==> flow/design.v <==
`timescale 1ns/10ps
module  UART_TXer(
                 clk,
		             res,           
                 data_in,
                 en_data_in,
                 TX,
                 rdy
                  );
input            clk;
input            res;
input[7:0]       data_in;      
input            en_data_in;   
output           rdy;          
output           TX;   
reg[3:0]         state ;        
reg[10:0]        send_buf;      
reg[12:0]        con;           
assign            TX=send_buf[0];  
reg[9:0]           send_flag;  
reg                rdy;
always@(posedge clk or negedge res )
   if (~res )begin 
   state<=0; send_buf<=0;con<=0;send_flag<= 10'b10_0000_0000;
   rdy<=0;
   end
   else begin 
      case(state)
      0: 
        begin 
        if (en_data_in)begin
            send_buf={1'b1,data_in,1'b0} ;
            send_flag<= 10'b10_0000_0000;
            rdy<=1;
            state<=1; 
            end 
        end 
      1: 
        begin 
            if (con==5000-1)begin 
                  con<=0;
                  end
            else begin 
                 con<=con+1;
                 end
            if (con==0)begin 
                send_buf[8:0]<=send_buf[9:1];
                send_flag[8:0]<=send_flag[9:1];
            end
            if (send_flag[0]) begin 
                rdy<=0;
                state<=0;
            end 
        end 
        endcase
   end
endmodule
`timescale 1ns/10ps
module UART_top(
                 clk,
                 res,
                 RX,
                 TX
);
 input           clk;
 input           res;
 input           RX;
 output          TX;
wire[7:0]        din_pro;
wire             en_din_pro;
wire[7:0]        dout_pro;
wire             en_dout_pro;
wire             rdy;
UART_RXer  UART_RXer(
                      .clk(clk),
                      .res(res),
                      .RX(RX),
                      .data_out(din_pro),
                      .en_data_out(en_din_pro)
                  ); 
UART_TXer  UART_TXer(
                      .clk(clk),
                      .res(res),
                      .data_in(dout_pro),
                      .en_data_in(en_dout_pro),
                      .TX(TX),
                      .rdy(rdy)
                  );
cmd_pro  cmd_pro(
                .clk(clk),
                .res(res),          
                .din_pro(din_pro),
                .en_din_pro(en_din_pro),
                .dout_pro(dout_pro),
                .en_dout_pro(en_dout_pro),
                .rdy(rdy)
                  );
endmodule
`timescale 1ns/10ps
module  cmd_pro(
                 clk,
		         res,           
                 din_pro,
                 en_din_pro,
                 dout_pro,
                 en_dout_pro,
                 rdy
                  );
input            clk;
input            res;
input[7:0]       din_pro;     
input            en_din_pro;  
output[7:0]      dout_pro;    
output           en_dout_pro; 
output           rdy;         
reg              en_dout_pro;
reg[2:0]         state ;      
reg[7:0]         cmd_reg,A_reg,B_reg; 
reg[7:0]         dout_pro;
parameter        add_ab=8'h0a;
parameter        sub_ab=8'h0b;
parameter        and_ab=8'h0c;
parameter        or_ab =8'h0d;
always@(posedge clk or negedge res )
   if (~res )begin 
   state<=0; 
   cmd_reg<=0;A_reg<=0;B_reg<=0;dout_pro<=0;
   en_dout_pro<=0;
   end
   else begin 
      case(state)
      0: 
        begin 
        en_dout_pro<=0;
        if (en_din_pro)begin
            cmd_reg<=din_pro;
            state<=1; 
            end 
        end 
      1: 
        begin 
            if (en_din_pro)begin 
                   A_reg<=din_pro;
                   state<=2;
                  end
        end 
      2: 
        begin 
            if (en_din_pro)begin 
                   B_reg<=din_pro;
                   state<=3;
                  end
        end 
      3: 
        begin 
            state<=4;
            case(cmd_reg)
            add_ab:begin dout_pro<=A_reg+B_reg;  end
            sub_ab:begin dout_pro<=A_reg-B_reg;  end
            and_ab:begin dout_pro<=A_reg&B_reg;  end
            or_ab:begin  dout_pro<=A_reg|B_reg;  end
            endcase
        end 
        4: 
        begin 
            if (~rdy)begin 
                   en_dout_pro<=1;
                   state<=0;
                  end
        end 
        default: 
        begin 
        state <=0;
        en_dout_pro<=0;
        end 
        endcase
   end
endmodule
`timescale 1ns/10ps
module  UART_RXer(
                 clk,
		           res,
                 RX,
                 data_out,
                 en_data_out
                  );
input            clk;
input            res;
input            RX;
output[7:0]      data_out;      
output           en_data_out;   
reg[7:0]         data_out;
reg[7:0]         state ;        
reg[12:0]        con;          
reg[3:0]         con_bits ;     
reg              RX_delay;     
reg              en_data_out;
always@(posedge clk or negedge res )
   if (~res )begin 
   state<=0; con<=0;con_bits<=0; RX_delay<=0;
   data_out<=0;en_data_out<=0;
   end
   else begin 
      RX_delay <=RX;
      case(state)
      0: 
        begin 
        if (con==4999)begin
            con<=0; 
            end 
        else begin 
            con<=con+1; 
            end 
        if(con==0) begin
           if (RX) begin 
               con_bits<=con_bits+1;
               end
            else begin 
               con_bits<=0;
               end
         if (con_bits==12)begin 
            state<=1;
            end 
        end
        end 
      1: 
        begin 
        if (~RX & RX_delay)begin 
            state<=2;
            end
        end
      2:  
        begin 
        if (con==7500-1)begin 
              con<=0;
              data_out[0]<=RX;
              state<=3;
              end
        else begin 
             con<=con+1;
             end
        end 
        3:  
        begin 
          if (con==5000-1)begin 
              con<=0;
              data_out[1]<=RX;
              state<=4;
              end
          else begin 
             con<=con+1;
             end
        end
       4:  
        begin 
          if (con==5000-1)begin 
              con<=0;
              data_out[2]<=RX;
              state<=5;
              end
          else begin 
             con<=con+1;
             end
        end
        5:  
        begin 
          if (con==5000-1)begin 
              con<=0;
              data_out[3]<=RX;
              state<=6;
              end
          else begin 
             con<=con+1;
             end
        end
        6:  
        begin 
          if (con==5000-1)begin 
              con<=0;
              data_out[4]<=RX;
              state<=7;
              end
          else begin 
             con<=con+1;
             end
        end
        7:  
        begin 
          if (con==5000-1)begin 
              con<=0;
              data_out[5]<=RX;
              state<=8;
              end
          else begin 
             con<=con+1;
             end
        end
        8:  
        begin 
          if (con==5000-1)begin 
              con<=0;
              data_out[6]<=RX;
              state<=9;
              end
          else begin 
             con<=con+1;
             end
        end
        9:  
        begin 
          if (con==5000-1)begin 
              con<=0;
              data_out[7]<=RX;
              state<=10;
              end
          else begin 
             con<=con+1;
             end
        end
        10: 
        begin
          en_data_out<=1;
          state<=1;
        end 
        default:
        begin 
           state<=0;
           con<=0;
           con_bits<=0;
           en_data_out<=0;
        end
        endcase
   end
endmodule
# ---- Step by step through the tools: UART_top
# The steps from the RTL of UART_top to its reports follow in flow order.
# Lines are those of the file above, counted from 1.
# Library cell names are shortened.
# The mark - stands for no value.
dict set report inputs {
  top {UART_top}
  clock {clk}
  lib {sky130hd}
  lib_corner {tt_025C_1v80}
}

# ---- Word-level counts
# Source: Yosys, flattened and elaborated, memories not mapped. Widths are those after wreduce. Registers that Yosys merges into a memory's read port (data or address) are not register bits. Print and check cells do not count. Equal cells are merged and count once.
dict set report bits {
  regBits 108
  inputBits 3
  output_inout_bits 1
  word_cells 148
}
dict set report op_classes {
  addsub 5
  n_eq 41
  muxes 40
  bitwise 6
  n_reduce_logical 31
}
# op count
set ops {}
lappend ops {{parallel mux 8 bit (select 11 bit)} 1}
lappend ops {{two-way mux 8 bit} 11}
lappend ops {{equality test 8 x 4 -> 1 bit (second input constant)} 7}
lappend ops {{equality test 13 bit (second input constant)} 3}
lappend ops {{parallel mux 13 bit (select 3 bit)} 1}
lappend ops {{two-way mux 13 bit} 3}
lappend ops {{parallel mux 9 bit (select 2 bit)} 2}
lappend ops {{two-way mux 9 bit} 4}
lappend ops {{equality test 8 x 3 -> 1 bit (second input constant)} 4}
lappend ops {{parallel mux 8 bit (select 4 bit)} 1}
lappend ops {{AND reduction 2 bit} 15}
lappend ops {{inequality test 2 x 1 -> 1 bit (second input constant)} 14}
lappend ops {{adder 13 x 1 -> 13 bit (second input constant)} 2}
lappend ops {{zero test 13 bit} 2}
lappend ops {{OR reduction 10 bit} 2}
lappend ops {{equality test 8 x 2 -> 1 bit (second input constant)} 2}
lappend ops {{parallel mux 4 bit (select 2 bit)} 2}
lappend ops {{two-way mux 4 bit} 4}
lappend ops {{parallel mux 3 bit (select 5 bit)} 1}
lappend ops {{two-way mux 3 bit} 4}
lappend ops {{AND reduction 11 bit} 1}
lappend ops {{inequality test 2 bit (second input constant)} 4}
lappend ops {{equality test 8 x 1 -> 1 bit (second input constant)} 1}
lappend ops {{adder 8 bit} 1}
lappend ops {{subtractor 8 bit} 1}
lappend ops {{AND 8 bit} 1}
lappend ops {{bitwise OR 8 bit} 1}
lappend ops {{zero test 8 bit} 1}
# Other operator kinds: 19; their cells: 27.

# ---- Longest topological paths
# Yosys ltp: most cells in a row. Word level: on the elaborated netlist, between registers, memories and ports. Mapped: between sequential cells and ports; inverters and the memories' decode and read muxes count.
dict set report depth {
  ltp_word 4
  ABC_AREA 0
  depth_mapped 12
  mapped_depth_nobuf 12
}

# ---- After synthesis
# Source: synth_stat.txt of the flow (Yosys; design flattened, memories mapped). It holds for the ABC_AREA given above (unset counts as 0); a run with the other value may have another netlist.
# Totals and module areas in this step are rounded.
# cell count type_area_um2
set types {}
lappend types {dfrtp_1 108 2.7E+03}
lappend types {mux2_2 33 371.606}
lappend types {o21ai_0 53 265.254}
lappend types {nand2_1 60 225.216}
lappend types {ha_1 16 200.192}
lappend types {a21oi_1 33 165.158}
lappend types {inv_1 36 135.13}
lappend types {nor2_1 35 131.376}
lappend types {xor2_1 15 131.376}
lappend types {mux2i_1 12 120.115}
lappend types {nand3_1 21 105.101}
lappend types {xnor2_1 10 87.584}
lappend types {dfstp_2 3 78.826}
lappend types {nand4_1 11 68.816}
lappend types {nor4_1 8 50.048}
lappend types {nand2b_1 7 43.792}
lappend types {nor2b_1 7 43.792}
lappend types {clkbuf_1 11 41.29}
# Not listed: further types 33, cells in them 63.
dict set report synth_totals {
  stdcells 542
  synth_area_um2 5450
  sequential_area_um2 2780
  ffs 111
  buffers 15
}

# ---- Path before layout
# OpenSTA on the mapped netlist: ideal clock, no wires. The path of least setup slack (recovery checks aside). Input and output delay are each 20% of the period. Register names are those of the netlist, which keeps one name where synthesis merged equal registers.
dict set report synth_path {
  path_type {register to register}
  from {register cmd_pro.cmd_reg[5]}
  to {register cmd_pro.dout_pro[6]}
  tclk_ns 4.58
  setup_time_ns 0.083
  launch_ns 0.000
  arrival_ns 2.356
  required_time_ns 4.497
  path_slack_ns 2.142
  path_delay_ns 2.439
  stages 12
  path_buffers 0
  period_less_setup_slack_ns 2.438
}
# "path_delay_ns" is the arrival time less input delay plus setup time.
# "stages": output pins that drive a net of the path, with the launching flip-flop's if there is one; two outputs of one cell count as two.
# "period_less_setup_slack_ns" is the clock period less the worst setup slack; recovery checks do not enter. This is arithmetic on one report: input and output delays are still those of the set period (20% each).
# Between the ends stands the longest chain of elaborated cells between them, by number of cells; it is not shown to be the way that was timed. Of several equally long chains one is given.
# A line is the first line of the expression or statement that the cell stems from. Yosys adds cells for indexed reads and writes and turns some case tables into memories.
# A register here has more assigning lines than the two given.
dict set report synth_between {
  cell_sequence {dfrtp_1 nor4_1 nand4_1 nor2b_1 xnor2_1 ha_1 a21oi_1 a2bb2oi_1 nand3_1 o2111ai_1 o21ai_0 o21ai_0}
  elab_chain_len 3
  cells_between 7
  cone_lines 1
  cone_classes {4 x eq/ne; 1 x mux; 2 x reduce/logical}
}
# element line_no
set synth_rtl {}
lappend synth_rtl {{start: declaration} 118} ;# reg[7:0]         cmd_reg,A_reg,B_reg;
lappend synth_rtl {{start: assignment} 127} ;# cmd_reg<=0;A_reg<=0;B_reg<=0;dout_pro<=0;
lappend synth_rtl {{start: assignment} 136} ;# cmd_reg<=din_pro;
lappend synth_rtl {{equality test 8 x 4 -> 1 bit} 157} ;# case(cmd_reg)
lappend synth_rtl {{nonzero test 4 bit} -}
lappend synth_rtl {{AND reduction 2 bit} -}
lappend synth_rtl {{end: assignment} 158} ;# add_ab:begin dout_pro<=A_reg+B_reg;  end
lappend synth_rtl {{end: assignment} 159} ;# sub_ab:begin dout_pro<=A_reg-B_reg;  end
lappend synth_rtl {{end: declaration} 113} ;# output[7:0]      dout_pro;

# ---- Path in the finished layout
# Path of least setup slack in the final report of flow run B (OpenROAD, finished layout, wires in). Where an end is a register, its clock arrival counts in the times.
dict set report layout_path {
  path_type {register to register}
  from {register cmd_pro.cmd_reg[6]}
  to {register cmd_pro.dout_pro[6]}
  tclk_ns 1.64
  setup_time_ns 0.06
  launch_ns 0.37
  arrival_ns 2.69
  required_time_ns 1.95
  path_slack_ns -0.75
  stages 14
  path_buffers 2
}
# Between the ends stands the longest chain of elaborated cells between them, by number of cells; it is not shown to be the way that was timed. Of several equally long chains one is given.
# A register here has more assigning lines than the two given.
dict set report layout_between {
  cell_sequence {dfrtp_1 nor4_2 nand4_1 buf_6 buf_4 nand2_1 xor2_1 ha_1 nand2_2 a2bb2oi_2 nand3_1 o2111ai_1 o21ai_1 o21ai_1}
  elab_chain_len 3
  cells_between 7
  cone_lines 1
  cone_classes {4 x eq/ne; 1 x mux; 2 x reduce/logical}
}
# element line_no
set layout_rtl {}
lappend layout_rtl {{start: declaration} 118} ;# reg[7:0]         cmd_reg,A_reg,B_reg;
lappend layout_rtl {{start: assignment} 127} ;# cmd_reg<=0;A_reg<=0;B_reg<=0;dout_pro<=0;
lappend layout_rtl {{start: assignment} 136} ;# cmd_reg<=din_pro;
lappend layout_rtl {{equality test 8 x 4 -> 1 bit} 157} ;# case(cmd_reg)
lappend layout_rtl {{nonzero test 4 bit} -}
lappend layout_rtl {{AND reduction 2 bit} -}
lappend layout_rtl {{end: assignment} 158} ;# add_ab:begin dout_pro<=A_reg+B_reg;  end
lappend layout_rtl {{end: assignment} 159} ;# sub_ab:begin dout_pro<=A_reg-B_reg;  end
lappend layout_rtl {{end: declaration} 113} ;# output[7:0]      dout_pro;

# Below are 2 stored runs of the flow (Yosys, OpenROAD; platform sky130hd) on UART_top, each with its settings and what was measured, unordered. Constraints: input delay and output delay 20% of the set period each, output load 0.01 pF.
# "timing.achieved_period_ns": clock period set for the run, less the worst setup slack. It is reckoned from that one timing run; input and output delays stay at 20% of the period that was set.
# "totalPower_uw" is the tool's figure for a default switching activity; nothing was simulated.
# The results are shown rounded.
run="flow run A" settings period_ns=1.67 CORE_UTILIZATION=61 SETUP_SLACK_MARGIN=0.42 PLACE_DENSITY_LB_ADDON=0.22 HOLD_SLACK_MARGIN=0.14 CORE_MARGIN=10 CELL_PAD_IN_SITES_DETAIL_PLACEMENT=2 CTS_CLUSTER_SIZE=64 CTS_CLUSTER_DIAMETER=151 MAX_ROUTING_LAYER="met4" CAP_MARGIN=20 SLEW_MARGIN=20
run="flow run A" outcome="not finished: placement ended with error DPL-0033"
run="flow run B" settings period_ns=1.64 CORE_UTILIZATION=59 SETUP_SLACK_MARGIN=-0.07 PLACE_DENSITY_LB_ADDON=0.03 CTS_CLUSTER_SIZE=69 CTS_CLUSTER_DIAMETER=149 MIN_ROUTING_LAYER="met1" CAP_MARGIN=20 CORE_MARGIN=2 SLEW_MARGIN=20
run="flow run B" results totalPower_uw=4710 post_route_util_frac=0.794 layout_stdcell_area_um2=7230 timing.achieved_period_ns=2.386 ws_setup_ns=-0.746 post_synth_area_um2=5450 design_die_area_um2=10000

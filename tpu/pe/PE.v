==> flow/design.v <==
module PE(
    input wire CLK,                          
    input wire RESET,                        
    input wire EN,                           
    input wire SELECTOR,                     
    input wire W_EN,                          
    input wire signed[7:0]active_left,
    output reg signed[7:0]active_right,
    input wire signed[15:0]in_sum,
    output reg signed[15:0]out_sum,
    input wire signed[7:0]in_weight_above,
    output wire signed[7:0]out_weight_below
	);
    reg signed[7:0] weight_1; 
    reg signed[7:0] weight_2;
    always @(negedge RESET or posedge CLK )begin
        if(~RESET)
        begin
            out_sum <= 0;
            active_right <= 0;
            weight_1 <= 0;
            weight_2 <= 0;
        end
        else
        begin
            if(EN)
            begin
                active_right <= active_left;              
                if(SELECTOR)
                begin                                       
                    out_sum <= weight_2*active_left+in_sum;
                    if(W_EN)
                    begin
                        weight_1 = in_weight_above;
                    end
                end  
                else
                begin
                    out_sum <= weight_1*active_left+in_sum;
                    if(W_EN)
                    begin
                        weight_2 = in_weight_above;
                    end
                end             
            end
        end
    end
    assign out_weight_below = (SELECTOR)?weight_1 :weight_2;
endmodule
# From RTL to reports: PE
# Tool output for the design above, in the order of the flow.
# Line numbers count from 1 in the design file above.
# Operators: Yosys type, input widths -> output width; for muxes data width and select width s.
# Cell names lack the library's common part.
# Not given: --
[design]
design = "PE"
clk_port = "CLK"
lib = "sky130hd"
corner = "tt_025C_1v80"

# Word level
# Source: Yosys, flattened and elaborated, memories not mapped. Widths are those after wreduce. Registers that Yosys merges into a memory's read port (data or address) are not register bits. Print and check cells do not count. Equal cells are merged and count once.
[word_totals]
word_cells = 13
regBits = 40
in_bits = 37
out_inout_bits = 32
[op_classes]
n_mux = 2
n_mul = 2
add_sub_neg = 2
n_logic = 1
n_reduce_logical = 2
[op_table]
columns = ["operator", "n"]
rows = [
  ["$mul 8x8->16", 2],
  ["$add 16x16->16", 2],
  ["$mux 16", 1],
  ["$mux 8", 1],
  ["$reduce_and 3->1", 2],
  ["$not 1->1", 1],
]

# Depth
# Yosys ltp: most cells in a row. Word level: on the elaborated netlist, between registers, memories and ports. Mapped: between sequential cells and ports; inverters and the memories' decode and read muxes count.
[depth]
word_depth = 3
ABC_AREA = 0
depth_mapped = 19
mapped_depth_nobuf = 17

# Synthesis result
# The flow's flattened synthesis, as Yosys stat reports it; memories are mapped. The netlist is that of the ABC_AREA named above (0 if unset); the other value can give another one.
# Totals and module areas in this step are rounded.
[by_type]
columns = ["type", "n", "area_total_um2"]
rows = [
  ["fa_1", 142, 2.84E+03],
  ["dfrtp_1", 40, 1000.96],
  ["ha_1", 74, 925.888],
  ["inv_1", 135, 506.736],
  ["and2_1", 64, 400.384],
  ["mux2_2", 35, 394.128],
  ["xnor2_1", 33, 289.027],
  ["nand2_1", 53, 198.941],
  ["nor2_1", 31, 116.362],
  ["a21oi_1", 22, 110.106],
  ["mux2i_1", 10, 100.096],
  ["clkbuf_1", 26, 97.594],
  ["o21ai_0", 17, 85.082],
  ["a211oi_1", 7, 52.55],
  ["a21o_1", 7, 52.55],
  ["o21bai_1", 5, 37.536],
  ["xor2_1", 4, 35.034],
  ["nand2b_1", 3, 18.768],
]
# Other cell types: 25; their cells: 33.
[synth_totals]
yosys_area_um2 = 7510
seq_area_um2 = 1000
flip_flops = 40
buffers = 30
stdcells = 741

# Timing after synthesis
# Source: OpenSTA report_checks on the synthesized netlist (no wires, ideal clock, input and output delay 20% of the period each), path of least setup slack; recovery checks are left aside. Register names are those of the netlist, which keeps one name where synthesis merged equal registers.
[synth_path]
path_kind = "input to register"
startpoint = "input port active_left[1]"
endpoint = "register out_sum[15]"
delay_ps = 4483
input_delay_ps = 1718
setup_ps = 80
setup_slack_ps = 2389
t_required_ps = 8510
arrival_ps = 6121
period_ps = 8590
path_buffers = 2
launch_ps = 1718
path_stages = 18
period_less_setup_slack_ps = 6201
# "delay_ps" is the arrival time less input delay plus setup time.
# "path_stages": output pins that drive a net of the path, with the launching flip-flop's if there is one; two outputs of one cell count as two.
# "period_less_setup_slack_ps" = period - worst setup slack (recovery checks aside). The figure is calculated, with input and output delays left at 20% of the set period.
# The rows between start and end are the longest chain of elaborated cells between them; the timing report does not say that the signal goes this way. Where chains are equally long, one stands for them.
# Each line given opens the expression or statement behind the cell; cells for indexed reads and writes are added by Yosys, which also makes memories of some case tables.
# A register here has more assigning lines than the two given.
[synth_between]
path_cell_list = "clkbuf_1 clkbuf_1 nand2_1 fa_1 inv_1 fa_1 inv_1 fa_1 inv_1 fa_1 fa_1 ha_1 o21ai_1 o21ai_2 a2111oi_2 or3b_1 mux2_2 o211ai_2"
elab_chain_len = 3
cells_between = 5
cone_lines = 3
classes_between = "2 x add/sub; 2 x mul; 1 x mux"
[synth_rtl]
columns = ["item", "line", "source"]
rows = [
  ["from (decl)", 7, "input wire signed[7:0]active_left,"],
  ["$mul 8x8->16", 39, "out_sum <= weight_1*active_left+in_sum;"],
  ["$add 16x16->16", 39, ""],
  ["$mux 16", 29, "if(SELECTOR)"],
  ["to (assign)", 31, "out_sum <= weight_2*active_left+in_sum;"],
  ["to (assign)", 39, ""],
  ["to (decl)", 10, "output reg signed[15:0]out_sum,"],
]

# Worst path after layout
# From the final timing report of run 1: the path of least setup slack in the routed layout; clock arrival at registers is part of the times.
# The report prints the path's times to 10 ps; the period is as set.
[layout_path]
path_kind = "input to register"
startpoint = "input port active_left[0]"
endpoint = "register out_sum[15]"
setup_ps = 70
path_stages = 17
path_buffers = 2
period_ps = 8600
arrival_ps = 7090
t_required_ps = 8830
input_delay_ps = 1720
setup_slack_ps = 1730
launch_ps = 1720
# The rows between start and end are the longest chain of elaborated cells between them; the timing report does not say that the signal goes this way. Where chains are equally long, one stands for them.
# A register here has more assigning lines than the two given.
[layout_between]
path_cell_list = "clkdlybuf4s50_1 buf_4 and2_1 inv_1 fa_1 inv_1 fa_1 fa_1 fa_1 fa_1 ha_1 o21ai_1 o21ai_2 a2111oi_2 or3b_1 mux2_2 o211ai_2"
elab_chain_len = 3
cells_between = 5
cone_lines = 3
classes_between = "2 x add/sub; 2 x mul; 1 x mux"
[layout_rtl]
columns = ["item", "line", "source"]
rows = [
  ["from (decl)", 7, "input wire signed[7:0]active_left,"],
  ["$mul 8x8->16", 39, "out_sum <= weight_1*active_left+in_sum;"],
  ["$add 16x16->16", 39, ""],
  ["$mux 16", 29, "if(SELECTOR)"],
  ["to (assign)", 31, "out_sum <= weight_2*active_left+in_sum;"],
  ["to (assign)", 39, ""],
  ["to (decl)", 10, "output reg signed[15:0]out_sum,"],
]

# PE through Yosys and OpenROAD on sky130hd: 2 stored runs, unordered, with their settings and measured results. The constraints put input and output delay at 20% of the set period each and load the outputs with 0.01 pF.
# "period_less_ws_ps" means the clock period less the worst setup slack. The figure is calculated, with input and output delays left at 20% of the set period.
# "worst_setup_path_time_ps" = time allowed to the worst setup path (clock period - input delay - output delay, where it has them) - its slack; a late launch clock adds to it, a late capture clock takes from it.
# "worst_setup_path_time_ps" is given in steps of 10 ps.
# Values from the reports are rounded here.

[[run]]
name = "run 1"
[run.settings]
period_ns = 8.6
CAP_MARGIN = 20
CORE_MARGIN = 2
CORE_UTILIZATION = 40
SLEW_MARGIN = 20
[run.results]
synthesis_area_um2 = 7510
die_footprint_um2 = 19900
final_stdcell_area_um2 = 8530
layout_utilization_pct = 45.9
worstSetupSlack_ps = 1730
fin_tns_ps = 0
worst_hold_slack_ps = 508
period_less_ws_ps = 6868
worst_setup_path_time_ps = 5150
critical_path_kind = "input to register"

[[run]]
name = "run 2"
[run.settings]
period_ns = 4.88
CORE_UTILIZATION = 60
SETUP_SLACK_MARGIN = 1.4
PLACE_DENSITY_LB_ADDON = 0.02
CORE_MARGIN = 8
CELL_PAD_IN_SITES_GLOBAL_PLACEMENT = 2
CELL_PAD_IN_SITES_DETAIL_PLACEMENT = 1
TNS_END_PERCENT = 75
GPL_TIMING_DRIVEN = 1
SLEW_MARGIN = 40
MIN_ROUTING_LAYER = "met1"
MAX_ROUTING_LAYER = "met4"
CAP_MARGIN = 20
[run.results]
outcome = "unfinished; error FLW-0024 in placement"

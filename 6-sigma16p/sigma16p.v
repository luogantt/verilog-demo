==> flow/design.v <==
`timescale 1ns/10ps
module sigma_16p(
                 clk,
		           res,
		           data_in,
                 syn_in,
                 data_out,
                 syn_out);
input           clk;
input           res;
input[7:0]      data_in;      
input           syn_in;       
output[11:0]    data_out;      
output          syn_out;      
reg             syn_in_n1;    
wire            syn_pulse;    
assign          syn_pulse=syn_in & syn_in_n1;
reg[3:0]        con_syn;      
wire[7:0]       comp_8;       
wire[11:0]      d_12;         
reg[11:0]       data_out;
assign          comp_8=data_in[7]?{data_in[7],~data_in[6:0]}:data_in;
assign          d_12={comp_8[7],comp_8[7],comp_8[7],comp_8[7],comp_8};
reg[11:0]       sigma; 
reg             syn_out;
always@(posedge clk or negedge res )
   if (~res )begin 
   	syn_in_n1<=0;con_syn<=0;sigma<=0;data_out<=0;
      syn_out<=0;
   end
   else begin 
      syn_in_n1<=~syn_in;
      if (syn_pulse) begin 
          con_syn=con_syn+1;
          end
      if (syn_pulse) begin 
          if (con_syn==15)begin 
          sigma<=d_12;
          data_out<=sigma;
          syn_out<=1;
          end
          else begin 
          sigma<=sigma+d_12;
          end
      end
      else  begin 
            syn_out<=0;
      end
   end 
endmodule
# Tool chain data of sigma_16p
# The steps from the RTL of sigma_16p to its reports follow in flow order.
# Lines are those of the file above, counted from 1.
# Operators carry their Yosys type and port widths (W data, S select, Z words).
# The mark - stands for no value.
dict set report setup {
  top_module {sigma_16p}
  clock {clk}
  lib {sky130hd}
  corner {tt_025C_1v80}
}

# After elaboration
# Yosys after proc, flatten, opt, wreduce and memory -nomap, before mapping. Memory bits, and registers merged into a memory's read port (data or address), are not among the register bits. Print and check cells are not counted. Equal cells are merged and count once.
dict set report word_totals {
  ff_bits 30
  in_bits 11
  out_inout_bits 13
  wordCells 18
}
dict set report classes {
  n_addsub 2
  equal 2
  n_mux 5
  bitwise 3
  reduce_and_logical 1
}
# op n
set op_table {}
lappend op_table {{$add A12 B12 Y12} 1}
lappend op_table {{$mux W12} 1}
lappend op_table {{$mux W8} 1}
lappend op_table {{$not A7 Y7} 1}
lappend op_table {{$add A4 B1 Y4 const B} 1}
lappend op_table {{$eq A4 B4 Y1 const B} 1}
lappend op_table {{$mux W4} 1}
lappend op_table {{$ne A2 B1 Y1 const B} 1}
lappend op_table {{$reduce_and A2 Y1} 1}
lappend op_table {{$mux W1} 2}
lappend op_table {{$and A1 B1 Y1} 1}
lappend op_table {{$not A1 Y1} 1}

# Logic depth
# Longest topological path by Yosys (ltp), each cell counted once; first at word level (registers and memories cut), then after technology mapping (sequential cells cut; the memories' decode and read muxes count).
dict set report depth {
  word_depth 5
  ABC_AREA 0
  mapped_depth 11
  mapped_depth_nobuf 10
}

# After synthesis
# Source: synth_stat.txt of the flow (Yosys; design flattened, memories mapped). It holds for the ABC_AREA given above (unset counts as 0); a run with the other value may have another netlist.
# Totals and module areas in this step are rounded.
# cell_type n type_area_um2
set by_type {}
lappend by_type {sky130_fd_sc_hd__dfrtp_1 30 750.72}
lappend by_type {sky130_fd_sc_hd__ha_1 13 162.656}
lappend by_type {sky130_fd_sc_hd__mux2_2 12 135.13}
lappend by_type {sky130_fd_sc_hd__mux2i_1 9 90.086}
lappend by_type {sky130_fd_sc_hd__nand2_1 22 82.579}
lappend by_type {sky130_fd_sc_hd__xnor2_1 9 78.826}
lappend by_type {sky130_fd_sc_hd__xor2_1 9 78.826}
lappend by_type {sky130_fd_sc_hd__o21ai_0 12 60.058}
lappend by_type {sky130_fd_sc_hd__a21oi_1 10 50.048}
lappend by_type {sky130_fd_sc_hd__nand3_1 7 35.034}
lappend by_type {sky130_fd_sc_hd__a21o_1 4 30.029}
lappend by_type {sky130_fd_sc_hd__nor2_1 8 30.029}
lappend by_type {sky130_fd_sc_hd__buf_6 2 22.522}
lappend by_type {sky130_fd_sc_hd__fa_1 1 20.019}
lappend by_type {sky130_fd_sc_hd__nor3_1 4 20.019}
lappend by_type {sky130_fd_sc_hd__a31oi_1 3 18.768}
lappend by_type {sky130_fd_sc_hd__a211o_1 2 17.517}
lappend by_type {sky130_fd_sc_hd__nand4_1 2 12.512}
# Other cell types: 21; their cells: 23.
dict set report synth_totals {
  cell_count 182
  yosys_area_um2 1850
  sequential_area_um2 751
  ff_cells 30
  buf_cells 6
}

# Worst setup path after synthesis
# Source: OpenSTA report_checks on the synthesized netlist (no wires, ideal clock, input and output delay 20% of the period each), path of least setup slack; recovery checks are left aside. Register names are those of the netlist, which keeps one name where synthesis merged equal registers.
dict set report synth_path {
  kind {input port to flip-flop}
  start {input port data_in[7]}
  end {register sigma[8]}
  tclk_ns 3.2
  in_delay_ns 0.640
  setup_time_ns 0.137
  t_first_pin_ns 0.640
  arrival_time_ns 2.856
  t_required_ns 3.063
  setup_slack_ns 0.207
  delay_ns 2.353
  stages 11
  n_path_buf 1
  synth_period_reached_ns 2.993
}
# "delay_ns" is the arrival time less input delay plus setup time.
# "stages" counts driving pins, that of a launching flip-flop among them; a cell with two outputs on the path counts twice.
# "synth_period_reached_ns" = period - worst setup slack (recovery checks aside). The figure is calculated, with input and output delays left at 20% of the set period.
# The rows between start and end are the longest chain of elaborated cells between them; the timing report does not say that the signal goes this way. Where chains are equally long, one stands for them.
# A line is the first line of the expression or statement that the cell stems from. Yosys adds cells for indexed reads and writes and turns some case tables into memories.
# At most two assigning lines are given for a register; there are more.
dict set report synth_via {
  cell_sequence {sky130_fd_sc_hd__clkbuf_1 -> sky130_fd_sc_hd__xor2_1 -> sky130_fd_sc_hd__ha_1 -> sky130_fd_sc_hd__fa_1 -> sky130_fd_sc_hd__a211oi_1 -> sky130_fd_sc_hd__o21bai_1 -> sky130_fd_sc_hd__a2111oi_0 -> sky130_fd_sc_hd__nor3_1 -> sky130_fd_sc_hd__xor2_1 -> sky130_fd_sc_hd__nand2_1 -> sky130_fd_sc_hd__a31oi_1}
  elab_chain_cells 3
}
# element line_no
set synth_lines {}
lappend synth_lines {{start, declared} 11} ;# input[7:0]      data_in;
lappend synth_lines {{$mux W8} 22} ;# assign          comp_8=data_in[7]?{data_in[7],~data_in[6:0]}:data_in;
lappend synth_lines {{$add A12 B12 Y12} 43} ;# sigma<=sigma+d_12;
lappend synth_lines {{$mux W12} 37} ;# if (con_syn==15)begin
lappend synth_lines {{end, assigned} 38} ;# sigma<=d_12;
lappend synth_lines {{end, assigned} 43}
lappend synth_lines {{end, declared} 24} ;# reg[11:0]       sigma;

# Timing after layout
# Path of least setup slack in the final report of run A (OpenROAD, finished layout, wires in). Where an end is a register, its clock arrival counts in the times.
dict set report layout_path {
  kind {input port to flip-flop}
  start {input port data_in[7]}
  end {register sigma[10]}
  tclk_ns 5.15
  in_delay_ns 1.03
  setup_time_ns 0.11
  t_first_pin_ns 1.03
  arrival_time_ns 3.67
  t_required_ns 5.31
  setup_slack_ns 1.64
  stages 12
  n_path_buf 2
}
# The rows between start and end are the longest chain of elaborated cells between them; the timing report does not say that the signal goes this way. Where chains are equally long, one stands for them.
# At most two assigning lines are given for a register; there are more.
dict set report layout_via {
  cell_sequence {sky130_fd_sc_hd__clkdlybuf4s50_1 -> sky130_fd_sc_hd__buf_8 -> sky130_fd_sc_hd__xor2_1 -> sky130_fd_sc_hd__ha_1 -> sky130_fd_sc_hd__fa_2 -> sky130_fd_sc_hd__a211oi_2 -> sky130_fd_sc_hd__o21bai_2 -> sky130_fd_sc_hd__a21oi_1 -> sky130_fd_sc_hd__o21ai_0 -> sky130_fd_sc_hd__a21oi_1 -> sky130_fd_sc_hd__xnor2_1 -> sky130_fd_sc_hd__a31o_2}
  elab_chain_cells 3
}
# element line_no
set layout_lines {}
lappend layout_lines {{start, declared} 11} ;# input[7:0]      data_in;
lappend layout_lines {{$mux W8} 22} ;# assign          comp_8=data_in[7]?{data_in[7],~data_in[6:0]}:data_in;
lappend layout_lines {{$add A12 B12 Y12} 43} ;# sigma<=sigma+d_12;
lappend layout_lines {{$mux W12} 37} ;# if (con_syn==15)begin
lappend layout_lines {{end, assigned} 38} ;# sigma<=d_12;
lappend layout_lines {{end, assigned} 43}
lappend layout_lines {{end, declared} 24} ;# reg[11:0]       sigma;

Add stored flow runs of sigma_16p

Top module sigma_16p; platform sky130hd; tools Yosys and OpenROAD; 2 stored runs in no particular order. Input and output delays are each 20% of the period that was set; the output load is 0.01 pF.
"achievedPeriod_ns" = clock period - worst setup slack. The figure is calculated, with input and output delays left at 20% of the set period.
"worstPathTime_ns": the worst setup path's part of the clock period (all of it between registers, 20% less for each end at a port) less its slack. A launch clock that arrives late makes it longer, a capture clock that arrives late makes it shorter.
"total_power_mw" rests on the timing tool's default activity at the inputs, not on a simulated workload.
Results are given in rounded form.

[flow] run A: files
==> flow/run.sh <==
#!/bin/bash
# the make line also repeats the synthesis and layout settings of config.mk as NAME=value (left out here)
make -C /OpenROAD-flow-scripts/flow DESIGN_CONFIG=/design/flow/config.mk WORK_HOME=/design/flow/orfs CLKGATE_MAP_FILE= finish
==> flow/config.mk <==
export PLATFORM = sky130hd
export DESIGN_NAME = sigma_16p
export DESIGN_NICKNAME = sigma_16p
export VERILOG_FILES = /design/flow/design.v
export SDC_FILE = /design/flow/constraint.sdc
export NUM_CORES = 4
export LEC_CHECK = 0
export CAP_MARGIN = 20
export CELL_PAD_IN_SITES_GLOBAL_PLACEMENT = 3
export CORE_ASPECT_RATIO = 1.69
export CORE_MARGIN = 2
export CORE_UTILIZATION = 18
export CTS_CLUSTER_SIZE = 76
export HOLD_SLACK_MARGIN = 0.17
export MIN_ROUTING_LAYER = met1
export PLACE_DENSITY = 0.55
export SETUP_SLACK_MARGIN = 1.42
export SLEW_MARGIN = 5
export TNS_END_PERCENT = 10
==> flow/constraint.sdc <==
create_clock -name core_clock -period 5.15 [get_ports {clk}]
set_input_delay 1.0300 -clock core_clock [delete_from_list [all_inputs] [get_ports {clk}]]
set_output_delay 1.0300 -clock core_clock [all_outputs]
set_load 0.01 [all_outputs]

[flow] run A: metrics
[metrics] synthesis_area_um2 = 1850
[metrics] design_die_area_um2 = 11100
[metrics] final_stdcell_area_um2 = 2400
[metrics] layout_utilization_frac = 0.237
[metrics] setup_ws_ns = 1.64
[metrics] timing.hold.ws_ns = 0.501
[metrics] total_power_mw = 1.42
[metrics] achievedPeriod_ns = 3.511
[metrics] worstPathTime_ns = 2.48
[metrics] critical_path_type = input port to flip-flop

[flow] run B: files
==> flow/run.sh <==
#!/bin/bash
# the make line also repeats the synthesis and layout settings of config.mk as NAME=value (left out here)
make -C /OpenROAD-flow-scripts/flow DESIGN_CONFIG=/design/flow/config.mk WORK_HOME=/design/flow/orfs CLKGATE_MAP_FILE= finish
==> flow/config.mk <==
export PLATFORM = sky130hd
export DESIGN_NAME = sigma_16p
export DESIGN_NICKNAME = sigma_16p
export VERILOG_FILES = /design/flow/design.v
export SDC_FILE = /design/flow/constraint.sdc
export NUM_CORES = 4
export LEC_CHECK = 0
export CAP_MARGIN = 20
export CORE_ASPECT_RATIO = 0.62
export CORE_MARGIN = 2
export CORE_UTILIZATION = 40
export MIN_ROUTING_LAYER = met1
export PLACE_DENSITY = 0.86
export SETUP_SLACK_MARGIN = 0.72
export SLEW_MARGIN = 20
==> flow/constraint.sdc <==
create_clock -name core_clock -period 2.62 [get_ports {clk}]
set_input_delay 0.5240 -clock core_clock [delete_from_list [all_inputs] [get_ports {clk}]]
set_output_delay 0.5240 -clock core_clock [all_outputs]
set_load 0.01 [all_outputs]

[flow] run B: metrics
[metrics] synthesis_area_um2 = 1850
[metrics] design_die_area_um2 = 5210
[metrics] final_stdcell_area_um2 = 2970
[metrics] layout_utilization_frac = 0.669
[metrics] setup_ws_ns = 0.342
[metrics] timing.hold.ws_ns = 0.511
[metrics] total_power_mw = 3.44
[metrics] achievedPeriod_ns = 2.278
[metrics] worstPathTime_ns = 1.75
[metrics] critical_path_type = input port to flip-flop
